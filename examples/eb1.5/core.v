==> flow/design.v <==
module core #(
  parameter W = 32,
  parameter S0 = 3'b000,
	parameter S1 = 3'b001,
	parameter S2 = 3'b010,
	parameter S3 = 3'b011,
	parameter S4 = 3'b100
)(
  input clk, reset_n,
  input  [W-1:0] t_dat,
  input          t_req,
  output         t_ack,
  output [W-1:0] i_dat,
  output         i_req,
  input          i_ack,
  output   [2:0] stt
);
wire sel, en0, en1;
reg [2:0] state, nxt_state;
always @(posedge clk or negedge reset_n)
  if(~reset_n) state <= 0;
  else         state <= nxt_state;
always @(*)
  casez({state, t_req, i_ack})
    {S0, 2'b1?} : nxt_state = S1;
    {S1, 2'b01} : nxt_state = S0;
    {S1, 2'b10} : nxt_state = S2;
    {S1, 2'b11} : nxt_state = S3;
    {S2, 2'b?1} : nxt_state = S3;
    {S3, 2'b01} : nxt_state = S0;
    {S3, 2'b10} : nxt_state = S4;
    {S3, 2'b11} : nxt_state = S1;
    {S4, 2'b?1} : nxt_state = S1;
    default       nxt_state = state;
  endcase
assign sel = ((state == S3) | (state == S4));
assign en0 = t_req & ((state == S0) | (state == S3));
assign en1 = t_req &  (state == S1);
assign t_ack = ~((state == S2) | (state == S4));
assign i_req = ~(state == S0);
reg [W-1:0] dat0, dat1;
always @(posedge clk) if(en0) dat0 <= t_dat;
always @(posedge clk) if(en1) dat1 <= t_dat;
assign i_dat = sel ? dat1 : dat0;
assign stt = state;
endmodule
# From RTL to reports: core
# Tool output for the design above, in the order of the flow.
# Line numbers count from 1 in the design file above.
# Library cell names are shortened.
# The mark -- stands for no value.
# inputs
top	core
clk_port	clk
lib	sky130hd
corner	tt_025C_1v80

# Elaborated design
# Yosys after proc, flatten, opt, wreduce and memory -nomap, before mapping. Memory bits, and registers merged into a memory's read port (data or address), are not among the register bits. Print and check cells are not counted. Equal cells are merged and count once.
# word_totals
ff_bits	67
output_inout_bits	37
wordCells	30
in_bits	36
# op_classes
n_logic	7
n_eq	13
n_reduce_logical	5
mux	2
# op_table
operator	count
two-way mux 32 bit	1
equality test 5 x 3 -> 1 bit (second input constant)	3
equality test 5 x 4 -> 1 bit (second input constant)	3
case mux 3 bit (select 5 bit)	1
equality test 3 x 2 -> 1 bit (second input constant)	2
nonzero test 5 bit	1
OR reduction 2 bit	2
equality test 4 x 1 -> 1 bit (second input constant)	1
equality test 4 x 3 -> 1 bit (second input constant)	1
equality test 4 bit (second input constant)	1
bitwise OR 1 bit	3
equality test 3 x 1 -> 1 bit (second input constant)	1
equality test 3 bit (second input constant)	1
zero test 3 bit	1
OR reduction 3 bit	1
AND 1 bit	2
NOT 1 bit	2

# Logic depth
# Longest topological path by Yosys (ltp), each cell counted once; first at word level (registers and memories cut), then after technology mapping (sequential cells cut; the memories' decode and read muxes count).
# logic_depth
depth_word	3
ABC_AREA	1
depth_mapped	8
depth_no_buf	8

# Netlist
# The flow's flattened synthesis, as Yosys stat reports it; memories are mapped. The netlist is that of the ABC_AREA named above (0 if unset); the other value can give another one.
# mapped
sequential_area_um2	1996.9
buffers	3
mapped_cells	149
yosys_area_um2	2758.9
ffs	67
# types
cell_type	count	type_area_um2
edfxtp_1	64	1.92E+03
mux2_4	30	450.432
dfrtp_1	3	75.072
buf_12	3	60.058
nand2_1	15	56.304
nor2_1	8	30.029
inv_1	7	26.275
mux2_2	2	22.522
nand2_8	1	20.019
nand3_1	4	20.019
nand4_1	3	18.768
nand2_2	2	12.512
nor2_2	2	12.512
nor2_4	1	11.261
o21bai_1	1	7.507
a21oi_1	1	5.005
o21ai_0	1	5.005
inv_2	1	3.754

# Worst setup path after synthesis
# Path of least setup slack by OpenSTA after synthesis, without wires, with an ideal clock, recovery checks aside; 20% of the period is set as input and as output delay. Where synthesis merged equal registers, the netlist keeps one of their names.
# synth_path
path_type	in2reg
startpoint	input t_req
endpoint	register dat0[0]
setup_time_ns	0.432
path_delay_ns	2.089
t_required_ns	3.308
tclk_ns	3.74
path_buffers	0
launch_ns	0.748
path_slack_ns	0.903
input_delay_ns	0.748
driving_pins	2
arrival_time_ns	2.405
period_less_setup_slack_ns	2.837
# "path_delay_ns" = arrival - input delay + setup time.
# "driving_pins" counts driving pins, that of a launching flip-flop among them; a cell with two outputs on the path counts twice.
# "period_less_setup_slack_ns" = period - worst setup slack (recovery checks aside). The figure is calculated, with input and output delays left at 20% of the set period.
# The rows between start and end are the longest chain of elaborated cells between them; the timing report does not say that the signal goes this way. Where chains are equally long, one stands for them.
# Each line given opens the expression or statement behind the cell; cells for indexed reads and writes are added by Yosys, which also makes memories of some case tables.
# synth_via
cell_sequence	inv_1 a21oi_1
elab_chain_len	1
cells_between	1
lines_between	1
classes_between	1 x logic
# synth_lines
item	line_no	source
start: declaration	11	input          t_req,
AND 1 bit	37	assign en0 = t_req & ((state == S0) | (state == S3));
end: assignment	42	always @(posedge clk) if(en0) dat0 <= t_dat;
end: declaration	41	reg [W-1:0] dat0, dat1;

# Timing after layout
# Path of least setup slack in the final report of job 1 (OpenROAD, finished layout, wires in). Where an end is a register, its clock arrival counts in the times.
# layout_path
path_type	reg2out
startpoint	register state[1]
endpoint	output i_dat[31]
launch_ns	0.33
driving_pins	7
t_required_ns	2.70
path_slack_ns	0.28
out_delay_ns	0.68
tclk_ns	3.38
arrival_time_ns	2.43
path_buffers	1
# The rows between start and end are the longest chain of elaborated cells between them; the timing report does not say that the signal goes this way. Where chains are equally long, one stands for them.
# layout_via
cell_sequence	dfrtp_1 nand2_2 nor2_4 inv_2 nand2_8 mux2_2 clkdlybuf4s50_1
elab_chain_len	3
cells_between	4
classes_between	2 x eq/ne; 1 x mux; 1 x logic
# layout_lines
item	line_no	source
start: declaration	19	reg [2:0] state, nxt_state;
start: assignment	21	if(~reset_n) state <= 0;
start: assignment	22	else         state <= nxt_state;
equality test 3 x 2 -> 1 bit	36	assign sel = ((state == S3) | (state == S4));
bitwise OR 1 bit	36
two-way mux 32 bit	44	assign i_dat = sel ? dat1 : dat0;
end: declaration	13	output [W-1:0] i_dat,

# Module core, platform sky130hd: 2 stored runs of the flow (Yosys, OpenROAD) with differing settings, in no particular order. Input and output delays are each 20% of the period that was set; the output load is 0.01 pF.
# "achievedPeriod_ns" is the run's clock period less its worst setup slack. It is reckoned from that one timing run; input and output delays stay at 20% of the period that was set.
# By "worstPathTime_ns" is meant the share of the clock period that the worst setup path is allowed (20% is reserved at inputs, 20% at outputs), minus its slack. Clock arrival times at its registers enter into it.
# "totalPower_uw" is the tool's figure for a default switching activity; nothing was simulated.
# Among the settings, n/a means not set for that run.
run name	period_ns	CORE_UTILIZATION	PLACE_DENSITY_LB_ADDON	CORE_MARGIN	TNS_END_PERCENT	ABC_AREA	GPL_ROUTABILITY_DRIVEN	CTS_CLUSTER_DIAMETER	SLEW_MARGIN	MAX_ROUTING_LAYER	CAP_MARGIN	SETUP_SLACK_MARGIN	PLACE_DENSITY	post_synth_area_um2	die_area_um2	stdcell_area_um2	timing.setup.ws_ns	totalPower_uw	achievedPeriod_ns	worstPathTime_ns	timing.worst_path_kind
job 1	3.38	67	0.08	10	10	1	0	363	10	met4	20	n/a	n/a	2758.9	7084.6	3743.6	0.276	3495	3.104	2.43	reg2out
job 2	3.93	47	n/a	2	n/a	n/a	n/a	n/a	5	n/a	20	0.04	0.67	3243.1	7580.3	4120.2	0.497	1799	3.433	2.65	reg2out
